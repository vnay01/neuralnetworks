==> flow/design.v <==
package top_pkg;
localparam RST_INITIAL_DELAY = 50;
localparam RST_HOLD_DELAY = 100;
localparam CLOCK_PERIOD = 10;
localparam ID_WIDTH = 2;
localparam AXI4_ADDR_WIDTH = 32;
localparam AXI4_DATA_WIDTH = 32;
localparam AXI4LITE_ADDR_WIDTH = 32;
localparam AXI4LITE_DATA_WIDTH = 32;
    localparam DATA_WIDTH = 8;    
    localparam ACC_DATA_WIDTH = (2*DATA_WIDTH);
    localparam NOF_COEFF = 12;
    localparam NOF_MACS = NOF_COEFF-1;
    localparam FILTER_OUTPUT_DATA_WIDTH = 20;
endpackage
`timescale 1ns / 1ps
  `timescale 1ns / 1ps
module mul (	
            input clk, reset, enable,
			input [8-1 :0]num_1, num_2,
			output reg [2*8 - 1 :0] out_num
			);
parameter word_length = 2* 8;
always@(posedge clk, negedge reset)
    begin
        if (!reset)
            out_num <={word_length{1'b0}};
        else if (enable)
            out_num <= num_1 * num_2;
        end            
endmodule
module multiplier_array #(parameter array_size = 16,
                          parameter num_width = 8 )(
                    clk,
                    reset,
                    enable,
                    num_1,
                    num_2,
                    out_num
                    );
input clk;
input reset;
input enable;
input [(num_width * array_size )-1:0] num_1;
input [(num_width * array_size )-1:0] num_2;
output  [(2*num_width * array_size) -1 : 0] out_num;
wire [num_width - 1: 0] w_num_1 [array_size - 1 : 0];
wire [num_width - 1: 0] w_num_2 [array_size - 1 : 0];
wire [2*num_width - 1 : 0] w_out_num [array_size -1 : 0];
parameter input_width = (num_width * array_size);
genvar i;
for (i = 0; i < array_size ; i = i + 1) begin
    assign w_num_1[i] = num_1[((i+1)*input_width/(array_size) -1 ):(i*input_width/(array_size))];
    assign w_num_2[i] = num_2[((i+1)*input_width/(array_size) -1 ):(i*input_width/(array_size))];
    end
generate 
for (i = 0; i < array_size; i = i + 1) begin
        mul #(num_width) mo(
               .clk(clk),
               .reset(reset),
               .enable(enable),
               .num_1(w_num_1[i]),
               .num_2(w_num_2[i]),
               .out_num(w_out_num[i])         
                );
    end 
    endgenerate   
assign out_num = { w_out_num[15], w_out_num[14], w_out_num[13], w_out_num[12],
                         w_out_num[11],w_out_num[10],w_out_num[9],w_out_num[8],
                         w_out_num[7], w_out_num[6], w_out_num[5], w_out_num[4], 
                         w_out_num[3], w_out_num[2], w_out_num[1], w_out_num[0]};        
endmodule
# [From RTL to reports: multiplier_array]
# Tool output for the design above, in the order of the flow.
# Line numbers count from 1 in the design file above.
# Not given: --
[inputs] top="multiplier_array" clock_port="clk" lib="sky130hd" lib_corner="tt_025C_1v80"

# [Word-level counts]
# Source: Yosys, flattened and elaborated. Widths are those after wreduce; folded enables and synchronous resets count as part of the registers. Registers that Yosys merges into a memory's read port (data or address) are not register bits. Print and check cells do not count. Equal cells are merged and count once.
[op_classes] mul=16
[op_table] op="multiplier 8 x 8 -> 16 bit" n=16
[word_totals] reg_bits=256 elab_cells=32 out_inout_bits=256 in_bits=259

# [Depth]
# Yosys ltp: most cells in a row. Word level: on the elaborated netlist, between registers, memories and ports. Mapped: between sequential cells and ports; inverters and the memories' decode and read muxes count.
[depth] word_depth=1 abc_area=0 mapped_depth=16 depth_no_buf=15

# [Mapped cells and area]
# Yosys stat after the flow's synthesis: flattened, memories mapped to cells. It holds for the ABC_AREA given above (unset counts as 0); a run with the other value may have another netlist.
# Totals and module areas in this step are rounded.
[mapped] seq_area_mm2=0.00641 yosys_area_mm2=0.0429 cell_count=4569 ff_cells=256
[types] type="sky130_fd_sc_hd__fa_1" n=576
[types] type="sky130_fd_sc_hd__ha_1" n=576
[types] type="sky130_fd_sc_hd__dfrtp_1" n=256
[types] type="sky130_fd_sc_hd__and2_1" n=807
[types] type="sky130_fd_sc_hd__inv_1" n=815
[types] type="sky130_fd_sc_hd__mux2_2" n=132
[types] type="sky130_fd_sc_hd__nand2_1" n=355
[types] type="sky130_fd_sc_hd__a21oi_1" n=181
[types] type="sky130_fd_sc_hd__xnor2_1" n=90
[types] type="sky130_fd_sc_hd__a21o_1" n=52
[types] type="sky130_fd_sc_hd__o211ai_1" n=49
[types] type="sky130_fd_sc_hd__o21ai_0" n=67
[types] type="sky130_fd_sc_hd__xor2_1" n=36
[types] type="sky130_fd_sc_hd__nand2b_1" n=38
[types] type="sky130_fd_sc_hd__nand3_1" n=47
[types] type="sky130_fd_sc_hd__nor2b_1" n=37
[types] type="sky130_fd_sc_hd__nor2_1" n=60
[types] type="sky130_fd_sc_hd__o21ai_1" n=42
# Other cell types: 43; their cells: 353.
# By module: a second synthesis without flattening, with its own total; a netlist apart from the flattened one above.
[hier_totals] hier_cells=4464 area_unflattened_mm2=0.0429
# Rows give one instance, submodules left out.
[modules] mod="mul #(word_length=8)" mod_area_mm2=0.00268 n_cells=279 instances=16 seq_area_mm2=0.0004
[modules] mod="multiplier_array" mod_area_mm2=0 n_cells=0 instances=1 seq_area_mm2=0

# [Timing after synthesis]
# Source: OpenSTA report_checks on the synthesized netlist (no wires, ideal clock, input and output delay 20% of the period each), path of least setup slack; recovery checks are left aside. Register names are those of the netlist, which keeps one name where synthesis merged equal registers.
[synth_timing] path_kind="input-to-reg" from="in num_2[106]" to="reg genblk2[13].mo.out_num[12]" input_delay_ps=1970 arrival_time_ps=5455 delay_ps=3572 path_buffers=0 period_ps=9850 launch_ps=1970 stages=13 setup_slack_ps=4309 synth_period_reached_ps=5541
# "delay_ps" = arrival - input delay + setup time.
# "stages" counts driving pins, that of a launching flip-flop among them; a cell with two outputs on the path counts twice.
# "synth_period_reached_ps" is the clock period less the worst setup slack; recovery checks do not enter. This is arithmetic on one report: input and output delays are still those of the set period (20% each).
# Between the ends stands the longest chain of elaborated cells between them, by number of cells; it is not shown to be the way that was timed. Of several equally long chains one is given.
# A line is the first line of the expression or statement that the cell stems from. Yosys adds cells for indexed reads and writes and turns some case tables into memories.
[synth_between] cell_sequence="sky130_fd_sc_hd__and2_1 > sky130_fd_sc_hd__fa_1 > sky130_fd_sc_hd__fa_1 > sky130_fd_sc_hd__fa_1 > sky130_fd_sc_hd__inv_1 > sky130_fd_sc_hd__fa_1 > sky130_fd_sc_hd__inv_1 > sky130_fd_sc_hd__ha_1 > sky130_fd_sc_hd__o21ai_0 > sky130_fd_sc_hd__nor2_1 > sky130_fd_sc_hd__o21a_1 > sky130_fd_sc_hd__or4_1 > sky130_fd_sc_hd__o211ai_1" elab_chain_cells=1 cells_between=1 classes_between="mul (1)"
[synth_rtl] item="from (decl)" line_no=45 source="input [(num_width * array_size )-1:0] num_2;"
[synth_rtl] item="multiplier 8 x 8 -> 16 bit" line_no=29 source="out_num <= num_1 * num_2;"
[synth_rtl] item="to (assign)" line_no=27 source="out_num <={word_length{1'b0}};"
[synth_rtl] item="to (assign)" line_no=29
[synth_rtl] item="to (decl)" line_no=21 source="output reg [2*8 - 1 :0] out_num"

# [Worst path after layout]
# Path of least setup slack in the final report of run A (OpenROAD, finished layout, wires in). Where an end is a register, its clock arrival counts in the times.
# The report prints the path's times to 10 ps; the period is as set.
[layout_timing] path_kind="input-to-reg" from="in num_1[75]" to="reg genblk2[9].mo.out_num[10]" path_buffers=6 period_ps=4960 stages=19 input_delay_ps=990 arrival_time_ps=4820 setup_slack_ps=610 launch_ps=990
# Between the ends stands the longest chain of elaborated cells between them, by number of cells; it is not shown to be the way that was timed. Of several equally long chains one is given.
[layout_between] cell_sequence="sky130_fd_sc_hd__buf_6 > sky130_fd_sc_hd__buf_8 > sky130_fd_sc_hd__buf_6 > sky130_fd_sc_hd__buf_6 > sky130_fd_sc_hd__and2_4 > sky130_fd_sc_hd__fa_2 > sky130_fd_sc_hd__fa_1 > sky130_fd_sc_hd__inv_2 > sky130_fd_sc_hd__fa_1 > sky130_fd_sc_hd__fa_1 > sky130_fd_sc_hd__inv_2 > sky130_fd_sc_hd__ha_4 > sky130_fd_sc_hd__buf_12 > sky130_fd_sc_hd__nand2_4 > sky130_fd_sc_hd__o31ai_4 > sky130_fd_sc_hd__a31oi_4 > sky130_fd_sc_hd__buf_6 > sky130_fd_sc_hd__xnor2_2 > sky130_fd_sc_hd__mux2_4" elab_chain_cells=1 cells_between=1 classes_between="mul (1)"
[layout_rtl] item="from (decl)" line_no=44 source="input [(num_width * array_size )-1:0] num_1;"
[layout_rtl] item="multiplier 8 x 8 -> 16 bit" line_no=29 source="out_num <= num_1 * num_2;"
[layout_rtl] item="to (assign)" line_no=27 source="out_num <={word_length{1'b0}};"
[layout_rtl] item="to (assign)" line_no=29
[layout_rtl] item="to (decl)" line_no=21 source="output reg [2*8 - 1 :0] out_num"

# Record of 2 stored runs of the RTL-to-layout flow on multiplier_array, platform sky130hd. The runs are unordered. Constraints: input delay and output delay 20% of the set period each, output load 0.01 pF.
# "timing.worst_path_ps" is the time allowed to the run's worst setup path (the clock period less input and output delay, where it has them) less its slack. Clock arrival times count: a late capture clock shortens it, a late launch clock lengthens it.
# "timing.worst_path_ps" is given in steps of 10 ps.
# Results are given in rounded form.
run="run A" settings period_ns=4.96 SETUP_SLACK_MARGIN=1.35 CAP_MARGIN=20 CORE_MARGIN=2 CORE_UTILIZATION=40 SLEW_MARGIN=20
run="run A" results finalUtil_frac=0.567 final_setup_tns_ps=0 timing.worst_path_ps=3360 timing.worst_path_kind="input-to-reg" synth_area_mm2=0.0429 setup_ws_ps=608 die_area_mm2=0.11
run="run B" settings period_ns=3.76 CORE_UTILIZATION=44 PLACE_DENSITY_LB_ADDON=0.18 TNS_END_PERCENT=55 GPL_TIMING_DRIVEN=1 GPL_ROUTABILITY_DRIVEN=1 CTS_CLUSTER_SIZE=68 CTS_CLUSTER_DIAMETER=236 CAP_MARGIN=20 CORE_MARGIN=2 SLEW_MARGIN=20
run="run B" results finalUtil_frac=0.607 final_setup_tns_ps=-6020 timing.worst_path_ps=3210 timing.worst_path_kind="input-to-reg" synth_area_mm2=0.0429 setup_ws_ps=-198 die_area_mm2=0.1
