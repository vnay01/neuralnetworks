==> flow/design.v <==
package top_pkg;
localparam RST_INITIAL_DELAY = 50;
localparam RST_HOLD_DELAY = 100;
localparam CLOCK_PERIOD = 10;
localparam ID_WIDTH = 2;
localparam AXI4_ADDR_WIDTH = 32;
localparam AXI4_DATA_WIDTH = 32;
localparam AXI4LITE_ADDR_WIDTH = 32;
localparam AXI4LITE_DATA_WIDTH = 32;
    localparam DATA_WIDTH = 8;    
    localparam ACC_DATA_WIDTH = (2*DATA_WIDTH);
    localparam NOF_COEFF = 12;
    localparam NOF_MACS = NOF_COEFF-1;
    localparam FILTER_OUTPUT_DATA_WIDTH = 20;
endpackage
module rom_dual_port(
            clk,
            addr_1,
            addr_2, 
            data_1,
            data_2
            );
    input clk;
    input [4-1:0] addr_1;
    input [4-1:0] addr_2;
    output reg [32-1:0] data_1;
    output reg [32-1:0] data_2;
    reg [32-1:0] data_1_reg, data_1_reg_next;
    reg [32-1:0] data_2_reg, data_2_reg_next;
    reg [32-1:0] data_1_out, data_2_out;
    wire [32-1:0] loc0;
    wire [32-1:0] loc1;
    wire [32-1:0] loc2;
    wire [32-1:0] loc3;
    wire [32-1:0] loc4;
    wire [32-1:0] loc5;
    wire [32-1:0] loc6;
    wire [32-1:0] loc7;
    assign loc0 = 32'h5F5F5F5F;
    assign loc1 = 32'h1A1A1A1A;
    assign loc2 = 32'h2E2E2E2E;
    assign loc3 = 32'hA5A5A5A5;
    assign loc4 = 32'h123478A2;
    assign loc5 = 32'h9C7B6A88;
    assign loc6 = 32'hAFAFB4C5;
    assign loc7 = 32'h13CF54AF;
always@(loc0 or loc1 or loc2 or loc3 or loc4 or loc5 or loc6 or loc7 or addr_1 or addr_2) begin
    case(addr_1)
        3'b000: data_1_out = loc0;
        3'b001: data_1_out = loc1;
        3'b010: data_1_out = loc2;
        3'b011: data_1_out = loc3;
        3'b100: data_1_out = loc4;
        3'b101: data_1_out = loc5;
        3'b110: data_1_out = loc6;
        3'b111: data_1_out = loc7;
        default:            data_1_out = loc0;
    endcase
    case(addr_2)
        3'b000: data_2_out = loc0;
        3'b001: data_2_out = loc1;
        3'b010: data_2_out = loc2;
        3'b011: data_2_out = loc3;
        3'b100: data_2_out = loc4;
        3'b101: data_2_out = loc5;
        3'b110: data_2_out = loc6;
        3'b111: data_2_out = loc7;
        default:            data_2_out = loc0;
    endcase
end
always@(posedge clk)
    begin
        data_1_reg <= data_1_out;
        data_1_reg_next <= data_1_reg;
        data_1 <= data_1_reg_next;
    end
always@(posedge clk)
    begin
        data_2_reg <= data_2_out;
        data_2_reg_next <= data_2_reg;
        data_2 <= data_2_reg_next;
    end
endmodule
# --- Reports on rom_dual_port ---
# What the tools print for rom_dual_port, step after step.
# Line numbers count from 1 in the design file above.
# Library cell names are shortened.
setup:
  design: "rom_dual_port"
  clock: "clk"
  cell_library: "sky130hd"
  pvt_corner: "tt_025C_1v80"

# --- Elaborated design ---
# Source: Yosys, flattened and elaborated, memories not mapped. Widths are those after wreduce; folded enables and synchronous resets count as part of the registers. Registers that Yosys merges into a memory's read port (data or address) are not register bits. Print and check cells do not count. Equal cells are merged and count once.
# Memory sizes are those after Yosys's memory passes, which may raise the word count (mostly to a power of two), join words into wider ones and drop unused or constant bits.
bits:
  reg_bits: 128
  wordCells: 6
  mem_bits_ro: 512
  n_memories: 2
  clocked_rd_ports_x_width: 64
  out_inout_bits: 64
  in_bits: 9
mem_list:
  columns: ["memory", "size", "width", "read_ports", "wr", "line_no", "source"]
  rows:
  - ["(no name shown)", 8, 32, 1, 0, 48, "case(addr_1)"]
  - ["(no name shown)", 8, 32, 1, 0, 59, "case(addr_2)"]

# --- Logic depth ---
# Longest topological path by Yosys (ltp), each cell counted once; first at word level (registers and memories cut), then after technology mapping (sequential cells cut; the memories' decode and read muxes count).
logic_depth:
  ltp_word: 0
  ABC_AREA: 0
  ltp_mapped: 5
  mapped_depth_nobuf: 4

# --- Synthesis result ---
# Source: synth_stat.txt of the flow (Yosys; design flattened, memories mapped). It holds for the ABC_AREA given above (unset counts as 0); a run with the other value may have another netlist.
types:
  columns: ["cell", "count", "type_area_um2"]
  rows:
  - ["dfxtp_1", 168, 3.36E+03]
  - ["ha_1", 14, 175.168]
  - ["a21o_1", 23, 172.666]
  - ["nand2_1", 22, 82.579]
  - ["nand2b_1", 13, 81.328]
  - ["nand2b_4", 5, 68.816]
  - ["buf_4", 9, 67.565]
  - ["a21oi_1", 12, 60.058]
  - ["buf_6", 3, 33.782]
  - ["inv_1", 6, 22.522]
  - ["o21bai_1", 3, 22.522]
  - ["buf_2", 4, 20.019]
  - ["nand3_1", 4, 20.019]
  - ["o21ai_0", 4, 20.019]
  - ["nor2_1", 4, 15.014]
  - ["nor2b_1", 2, 12.512]
  - ["o211ai_1", 1, 7.507]
  - ["o21a_1", 1, 7.507]
  - ["clkbuf_1", 1, 3.754]
mapped:
  cells: 299
  buffers: 17
  ffs: 168
  area_um2: 4256.6
  seq_area_um2: 3363.2

# --- Timing after synthesis ---
# Source: OpenSTA report_checks on the synthesized netlist (no wires, ideal clock, input and output delay 20% of the period each), path of least setup slack; recovery checks are left aside. Register names are those of the netlist, which keeps one name where synthesis merged equal registers.
synth_timing:
  kind: "input -> register"
  from: "input port addr_1[1]"
  to: "register data_1_reg[26]"
  setup_slack_ns: 0.167
  required_ns: 1.341
  arrival_ns: 1.174
  input_delay_ns: 0.294
  clock_period_ns: 1.47
  setup_time_ns: 0.129
  path_delay_ns: 1.009
  n_path_buf: 1
  stages: 5
  launch_ns: 0.294
  period_less_setup_slack_ns: 1.303
# "path_delay_ns" is the arrival time less input delay plus setup time.
# "stages" counts driving pins, that of a launching flip-flop among them; a cell with two outputs on the path counts twice.
# "period_less_setup_slack_ns" is the clock period less the worst setup slack; recovery checks do not enter. This is arithmetic on one report: input and output delays are still those of the set period (20% each).
synth_via:
  path_cell_list: "buf_2 > inv_1 > ha_1 > a21oi_1 > o21ai_0"
synth_lines:
  columns: ["element", "line_no", "source"]
  rows:
  - ["from (decl)", 24, "input [4-1:0] addr_1;"]
  - ["to (decl)", 28, "reg [32-1:0] data_1_reg, data_1_reg_next;"]
# Chain of elaborated cells between the ends: none given.

# --- Worst path after layout ---
# From the final timing report of flow run A: the path of least setup slack in the routed layout; clock arrival at registers is part of the times.
layout_timing:
  kind: "register -> output"
  from: "register (no name shown)"
  to: "output port data_1[13]"
  out_delay_ns: 0.22
  required_ns: 0.88
  setup_slack_ns: -0.01
  launch_ns: 0.41
  stages: 2
  n_path_buf: 1
  clock_period_ns: 1.1
  arrival_ns: 0.89
layout_via:
  path_cell_list: "dfxtp_2 > buf_2"
layout_lines:
  columns: ["element", "line_no", "source"]
  rows:
  - ["to (decl)", 26, "output reg [32-1:0] data_1;"]
# Chain of elaborated cells between the ends: none given.

# Stored flow runs of rom_dual_port (2 of them; Yosys, OpenROAD, sky130hd). They differ in their settings and are not a sequence. Constraints: input delay and output delay 20% of the set period each, output load 0.01 pF.
# "achieved_clock_period_ns" = clock period - worst setup slack. The figure is calculated, with input and output delays left at 20% of the set period.
runs:
  - name: "flow run A"
    settings:
      period_ns: 1.1
      CORE_UTILIZATION: 34
      SETUP_SLACK_MARGIN: -0.06
      PLACE_DENSITY_LB_ADDON: 0.2
      CORE_MARGIN: 10
      GPL_TIMING_DRIVEN: 0
      CAP_MARGIN: 20
      SLEW_MARGIN: 40
      MAX_ROUTING_LAYER: "met5"
    results:
      ys_area_um2: 4256.6
      die_area_um2: 17395.0
      final_stdcell_area_um2: 5446.5
      finalUtil_pct: 45.0
      ws_setup_ns: -0.007
      total_negative_slack_ns: -0.007
      achieved_clock_period_ns: 1.107
  - name: "flow run B"
    settings:
      period_ns: 0.725
      CORE_UTILIZATION: 26
      PLACE_DENSITY: 0.39
      HOLD_SLACK_MARGIN: -0.05
      CELL_PAD_IN_SITES_GLOBAL_PLACEMENT: 3
      CELL_PAD_IN_SITES_DETAIL_PLACEMENT: 1
      TNS_END_PERCENT: 70
      GPL_ROUTABILITY_DRIVEN: 1
      CTS_CLUSTER_DIAMETER: 351
      MIN_ROUTING_LAYER: "met1"
      CAP_MARGIN: 20
      CORE_MARGIN: 2
      SLEW_MARGIN: 20
    results:
      ys_area_um2: 4256.6
      die_area_um2: 17410.8
      final_stdcell_area_um2: 5964.5
      finalUtil_pct: 37.4
      ws_setup_ns: -0.299
      total_negative_slack_ns: -16.668
      achieved_clock_period_ns: 1.024
