==> flow/design.v <==
package top_pkg;
localparam RST_INITIAL_DELAY = 50;
localparam RST_HOLD_DELAY = 100;
localparam CLOCK_PERIOD = 10;
localparam ID_WIDTH = 2;
localparam AXI4_ADDR_WIDTH = 32;
localparam AXI4_DATA_WIDTH = 32;
localparam AXI4LITE_ADDR_WIDTH = 32;
localparam AXI4LITE_DATA_WIDTH = 32;
    localparam DATA_WIDTH = 8;    
    localparam ACC_DATA_WIDTH = (2*DATA_WIDTH);
    localparam NOF_COEFF = 12;
    localparam NOF_MACS = NOF_COEFF-1;
    localparam FILTER_OUTPUT_DATA_WIDTH = 20;
endpackage
`timescale 1ns / 1ps
module controller(  
                    clk,
                    reset,   
                    START,         
                    BUSY,
                    DONE,
                    input_matrix_ram_en,
                    input_matrix_ram_read_en,
                    input_matrix_ram_address,
                    filter_matrix_rom_en,
                    filter_matrix_rom_read_en,
                    filter_matrix_rom_address,
                    data_path_signal                             
    );
input clk;
input reset;
input START;         
output reg BUSY;
output reg DONE;
output reg input_matrix_ram_en;
output reg input_matrix_ram_read_en;
output reg [9:0] input_matrix_ram_address;
output reg filter_matrix_rom_en;
output reg filter_matrix_rom_read_en;
output reg filter_matrix_rom_address;
output reg [4:0] data_path_signal;           
parameter counter_size = 10;
reg [counter_size-1:0] count, count_next;
reg [counter_size-1:0] state_counter, state_counter_next; 
reg [9:0] w_input_matrix_ram_address, w_input_matrix_ram_address_next; 
reg w_filter_matrix_rom_address, w_filter_matrix_rom_address_next;
   parameter STATE_SIZE = 8;
   parameter INIT = 8'd0,
             LOAD = 8'd1,
             MULT = 8'd2,
             L1_ADD = 8'd3,
             L2_ADD = 8'd4,
             L3_ADD = 8'd5,
             L4_ADD = 8'd6,
             MEM_STORE = 8'd7;
reg [STATE_SIZE-1: 0] current_state, next_state;
always@(posedge clk)
    begin
    if(!reset) begin
        current_state <= INIT;
        count <= {counter_size{1'b0}};
        state_counter <= {counter_size{1'b0}};
        w_input_matrix_ram_address <= {10{1'b0}};
        w_filter_matrix_rom_address <= 1'b0;
        input_matrix_ram_address <= {10{1'b0}};
        filter_matrix_rom_address <= 1'b0; 
        end
        else
        begin
        current_state <= next_state;
        count <= count_next;
        state_counter <= state_counter_next;
        w_input_matrix_ram_address <= w_input_matrix_ram_address_next;
        w_filter_matrix_rom_address <= w_filter_matrix_rom_address_next;
        input_matrix_ram_address <= w_input_matrix_ram_address;
        filter_matrix_rom_address <= w_filter_matrix_rom_address;
        end  
        end           
always@(*)
begin
    next_state <= current_state;      
    count_next = count +1;           
    state_counter_next <= state_counter;     
    w_input_matrix_ram_address_next <= w_input_matrix_ram_address;   
    w_filter_matrix_rom_address_next <= w_filter_matrix_rom_address;    
    DONE = 1'b0;
    case(current_state)
    INIT: if(START) begin
            next_state <= LOAD;
            state_counter_next <= {counter_size{1'b0}}; 
            count_next <= {counter_size{1'b0}}; 
          end  
    LOAD: begin
            w_filter_matrix_rom_address_next <= w_filter_matrix_rom_address + 1 ; 
            w_input_matrix_ram_address_next <= w_input_matrix_ram_address + 1;
            if(count == 1) begin
            next_state <= MULT;                           
            count_next = {counter_size{1'b0}};           
           end 
           end
    MULT: 
            if(count == 15) begin
            next_state <= L1_ADD;
            count_next = {counter_size{1'b0}};
            end
    L1_ADD: if (count == 7)begin
            next_state <= L2_ADD;
            count_next = {counter_size{1'b0}};
            end
    L2_ADD: if (count == 7)begin
            next_state <= L3_ADD;
            count_next = {counter_size{1'b0}};
            end
    L3_ADD: if (count == 7)begin
            next_state <= L4_ADD;
            count_next = {counter_size{1'b0}};
            end
    L4_ADD: if (count == 7)begin
            next_state <= MEM_STORE;
            count_next = {counter_size{1'b0}};
            end
   MEM_STORE:  
            if (state_counter == 256) begin
                next_state <= INIT;
                DONE = 1'b1;
                end
                else
                    begin
                        if (count == 10)begin            
                        next_state <= LOAD;
                        state_counter_next <= state_counter + 1; 
                        count_next = {counter_size{1'b0}};
                        end
                        end
   default: next_state <= INIT;
    endcase
end
always@(*)
begin
    input_matrix_ram_en = 1'b0;
    input_matrix_ram_read_en = 1'b0;
    filter_matrix_rom_en = 1'b0;
    filter_matrix_rom_read_en = 1'b0;
    data_path_signal = 5'b00000;    
    case(current_state)
    INIT: begin
          BUSY = 1'b0;
          end
    LOAD: 
           begin
           BUSY = 1'b1;
           input_matrix_ram_en = 1'b1;
           input_matrix_ram_read_en = 1'b1;
           filter_matrix_rom_en = 1'b1;          
           filter_matrix_rom_read_en = 1'b1;
           data_path_signal = 5'b00000;
           end  
    MULT:
           begin
           BUSY = 1'b1;
           input_matrix_ram_en = 1'b0;
           input_matrix_ram_read_en = 1'b0;       
           filter_matrix_rom_read_en = 1'b0;
           data_path_signal = 5'b10000;
           end 
    L1_ADD:
           begin
           BUSY = 1'b1;
           input_matrix_ram_en = 1'b0;
           input_matrix_ram_read_en = 1'b0;           
           filter_matrix_rom_read_en = 1'b0;
           data_path_signal = 5'b01000;
           end 
    L2_ADD:
           begin
           BUSY = 1'b1;
           input_matrix_ram_en = 1'b0;
           input_matrix_ram_read_en = 1'b0;
           filter_matrix_rom_read_en = 1'b0;
           data_path_signal = 5'b00100;
           end 
    L3_ADD:
           begin
           BUSY = 1'b1;
           input_matrix_ram_en = 1'b0;
           input_matrix_ram_read_en = 1'b0;
           filter_matrix_rom_read_en = 1'b0;
           data_path_signal = 5'b00010;
           end 
    L4_ADD:
           begin
           BUSY = 1'b1;
           input_matrix_ram_en = 1'b0;
           input_matrix_ram_read_en = 1'b0;
           filter_matrix_rom_read_en = 1'b0;
           data_path_signal = 5'b00001;
           end 
    MEM_STORE:
           begin
           BUSY = 1'b1;
           input_matrix_ram_en = 1'b0;
           input_matrix_ram_read_en = 1'b0;
           filter_matrix_rom_read_en = 1'b0;
           data_path_signal = 5'b00000;
           end              
    default : 
            begin
           BUSY = 1'b1;
           input_matrix_ram_en = 1'b0;
           input_matrix_ram_read_en = 1'b0;
           filter_matrix_rom_read_en = 1'b0;
           data_path_signal = 5'b00000;   
           end                                                                      
    endcase
end
endmodule   
# [Step by step through the tools: controller]
# What the tools print for controller, step after step.
# Lines are those of the file above, counted from 1.
# Cell names lack the library's common part.
# The mark -- stands for no value.
[design] design="controller" clock_port="clk" library="sky130hd" pvt_corner="tt_025C_1v80"

# [After elaboration]
# Yosys after proc, flatten, opt, wreduce and memory -nomap, before mapping. Print and check cells are not counted. Equal cells are merged and count once.
# Memory sizes are those after Yosys's memory passes, which may raise the word count (mostly to a power of two), join words into wider ones and drop unused or constant bits.
[bits] mem_bits_ro=80 in_bits=3 reg_bits=50 word_cells=66 clocked_rd_ports_x_width=10 n_memories=1
[memory_table] memory="(name not given)" words=8 width=10 rd=1 write_ports=0 line_no=146 rtl="case(current_state)"
[op_classes] equal=22 n_reduce_logical=6 add_sub_neg=4 muxes=26
[ops] cell="10-bit 2-to-1 mux" n=10
[ops] cell="8-bit 2-to-1 mux" n=9
[ops] cell="8-bit parallel mux with 8-bit select" n=1
[ops] cell="10-bit parallel mux with 5-bit select" n=1
[ops] cell="8-bit by 3-bit == test with 1-bit output with constant B" n=4
[ops] cell="10-bit by 1-bit adder with 10-bit output with constant B" n=3
[ops] cell="10-bit by 4-bit == test with 1-bit output with constant B" n=2
[ops] cell="10-bit parallel mux with 2-bit select" n=1
[ops] cell="2-bit != test with constant B" n=9
[ops] cell="8-bit by 2-bit == test with 1-bit output with constant B" n=2
[ops] cell="10-bit by 1-bit == test with 1-bit output with constant B" n=1
[ops] cell="10-bit by 3-bit == test with 1-bit output with constant B" n=1
[ops] cell="10-bit by 9-bit == test with 1-bit output with constant B" n=1
[ops] cell="8-bit by 1-bit == test with 1-bit output with constant B" n=1
[ops] cell="8-bit logical NOT" n=1
[ops] cell="8-bit AND reduction" n=1
[ops] cell="3-bit 2-to-1 mux" n=2
[ops] cell="5-bit logical NOT" n=1
[ops] cell="4-bit AND reduction" n=1
[ops] cell="4-bit OR reduction" n=1
[ops] cell="3-bit != test with constant B" n=1
[ops] cell="2-bit nonzero test" n=1
[ops] cell="1-bit 2-to-1 mux" n=2
[ops] cell="1-bit adder with constant B" n=1

# [Depth]
# Yosys ltp: most cells in a row. Word level: on the elaborated netlist, between registers, memories and ports. Mapped: between sequential cells and ports; inverters and the memories' decode and read muxes count.
[logic_depth] ltp_word=6 abc_area=1 ltp_mapped=14 mapped_depth_nobuf=14

# [Mapped cells and area]
# The flow's flattened synthesis, as Yosys stat reports it; memories are mapped. The netlist is that of the ABC_AREA named above (0 if unset); the other value can give another one.
# Totals and module areas in this step are rounded.
[types] cell_type="dfxtp_1" n=52 area_total_um2=1.04E+03
[types] cell_type="nand2_1" n=67 area_total_um2=251.491
[types] cell_type="nor2_1" n=49 area_total_um2=183.926
[types] cell_type="inv_1" n=35 area_total_um2=131.376
[types] cell_type="nand3_1" n=22 area_total_um2=110.106
[types] cell_type="a21oi_1" n=15 area_total_um2=75.072
[types] cell_type="ha_1" n=6 area_total_um2=75.072
[types] cell_type="xor2_1" n=6 area_total_um2=52.55
[types] cell_type="nand2_2" n=7 area_total_um2=43.792
[types] cell_type="nor3_1" n=7 area_total_um2=35.034
[types] cell_type="xnor2_1" n=4 area_total_um2=35.034
[types] cell_type="nor2_4" n=3 area_total_um2=33.782
[types] cell_type="nand3_2" n=3 area_total_um2=30.029
[types] cell_type="nor3b_1" n=4 area_total_um2=30.029
[types] cell_type="o21ai_1" n=5 area_total_um2=25.024
[types] cell_type="buf_4" n=3 area_total_um2=22.522
[types] cell_type="o21ai_0" n=4 area_total_um2=20.019
[types] cell_type="and3_1" n=3 area_total_um2=18.768
# Other cell types: 18; their cells: 29.
[mapped] ffs=52 cell_count=324 synth_area_um2=2400 buf_cells=9

# [Path before layout]
# OpenSTA on the mapped netlist: ideal clock, no wires. The path of least setup slack (recovery checks aside). Input and output delay are each 20% of the period. Register names are those of the netlist, which keeps one name where synthesis merged equal registers.
[synth_timing] path_kind="reg-to-reg" startpoint="reg count[0]" endpoint="reg (name not given)" t_arrival_ns=1.482 setup_ns=0.113 slack_ns=0.806 delay_ns=1.595 driving_pins=13 clock_period_ns=2.4 launch_ns=0.000 period_less_setup_slack_ns=1.594
# "delay_ns" is the arrival time less input delay plus setup time.
# "driving_pins": output pins that drive a net of the path, with the launching flip-flop's if there is one; two outputs of one cell count as two.
# "period_less_setup_slack_ns" is the clock period less the worst setup slack; recovery checks do not enter. This is arithmetic on one report: input and output delays are still those of the set period (20% each).
[synth_via] path_cell_list="dfxtp_1 -> ha_1 -> nand2_1 -> nor2_1 -> nand2_1 -> nand2_1 -> nand2_2 -> nor2_4 -> nand2_4 -> nand2_1 -> nand3_2 -> inv_1 -> nor2_1"
[synth_lines] item="from (decl)" line_no=44 rtl="reg [counter_size-1:0] count, count_next;"
[synth_lines] item="from (assign)" line_no=62 rtl="count <= {counter_size{1'b0}};"
[synth_lines] item="from (assign)" line_no=72 rtl="count <= count_next;"
# Chain of elaborated cells between the ends: none given.

# [Path in the finished layout]
# From the final timing report of entry A: the path of least setup slack in the routed layout; clock arrival at registers is part of the times.
[layout_timing] path_kind="reg-to-reg" startpoint="reg count[1]" endpoint="reg current_state[2]" clock_period_ns=1.55 launch_ns=0.30 t_arrival_ns=1.93 slack_ns=-0.17 setup_ns=0.09 driving_pins=13
# Between the ends stands the longest chain of elaborated cells between them, by number of cells; it is not shown to be the way that was timed. Of several equally long chains one is given.
# Each line given opens the expression or statement behind the cell; cells for indexed reads and writes are added by Yosys, which also makes memories of some case tables.
[layout_via] path_cell_list="dfxtp_4 -> buf_6 -> inv_4 -> ha_4 -> inv_2 -> nor2_4 -> a21oi_4 -> nor2_4 -> buf_6 -> nand3_4 -> nand2_4 -> nor2_4 -> buf_4" elab_chain_cells=4 cells_between=21 cone_classes="eq/ne: 11; mux: 9; reduce/logical: 1"
[layout_lines] item="from (decl)" line_no=44 rtl="reg [counter_size-1:0] count, count_next;"
[layout_lines] item="from (assign)" line_no=62 rtl="count <= {counter_size{1'b0}};"
[layout_lines] item="from (assign)" line_no=72 rtl="count <= count_next;"
[layout_lines] item="10-bit by 4-bit == test with 1-bit output" line_no=130 rtl="if (count == 10)begin"
[layout_lines] item="8-bit 2-to-1 mux" line_no=130
[layout_lines] item="8-bit 2-to-1 mux" line_no=124 rtl="if (state_counter == 256) begin"
[layout_lines] item="8-bit parallel mux with 8-bit select" line_no=88 rtl="case(current_state)"
[layout_lines] item="to (assign)" line_no=61 rtl="current_state <= INIT;"
[layout_lines] item="to (assign)" line_no=71 rtl="current_state <= next_state;"
[layout_lines] item="to (decl)" line_no=57 rtl="reg [STATE_SIZE-1: 0] current_state, next_state;"

# Design controller on sky130hd. What follows are 2 stored runs of the flow, each under its own settings; their order means nothing. The constraints put input and output delay at 20% of the set period each and load the outputs with 0.01 pF.
# "period_less_ws_ns" = clock period - worst setup slack. The figure is calculated, with input and output delays left at 20% of the set period.
# Measured values are rounded.
run="entry A" settings period_ns=1.55 CORE_UTILIZATION=39 SETUP_SLACK_MARGIN=0.12 ABC_AREA=1 GPL_TIMING_DRIVEN=1 CTS_CLUSTER_SIZE=44 MIN_ROUTING_LAYER="met2" CAP_MARGIN=20 CORE_MARGIN=2 SLEW_MARGIN=20
run="entry A" results finish.utilization_pct=62 post_synth_area_um2=2400 period_less_ws_ns=1.718 die_area_um2=6800 worst_hold_slack_ns=0.43 final_setup_tns_ns=-3.5 timing.setup.ws_ns=-0.17
run="entry B" settings period_ns=2.55 CAP_MARGIN=20 CORE_MARGIN=2 CORE_UTILIZATION=40 SLEW_MARGIN=20
run="entry B" results finish.utilization_pct=49 post_synth_area_um2=2400 period_less_ws_ns=2.431 die_area_um2=6500 worst_hold_slack_ns=0.48 final_setup_tns_ns=0.000 timing.setup.ws_ns=0.12
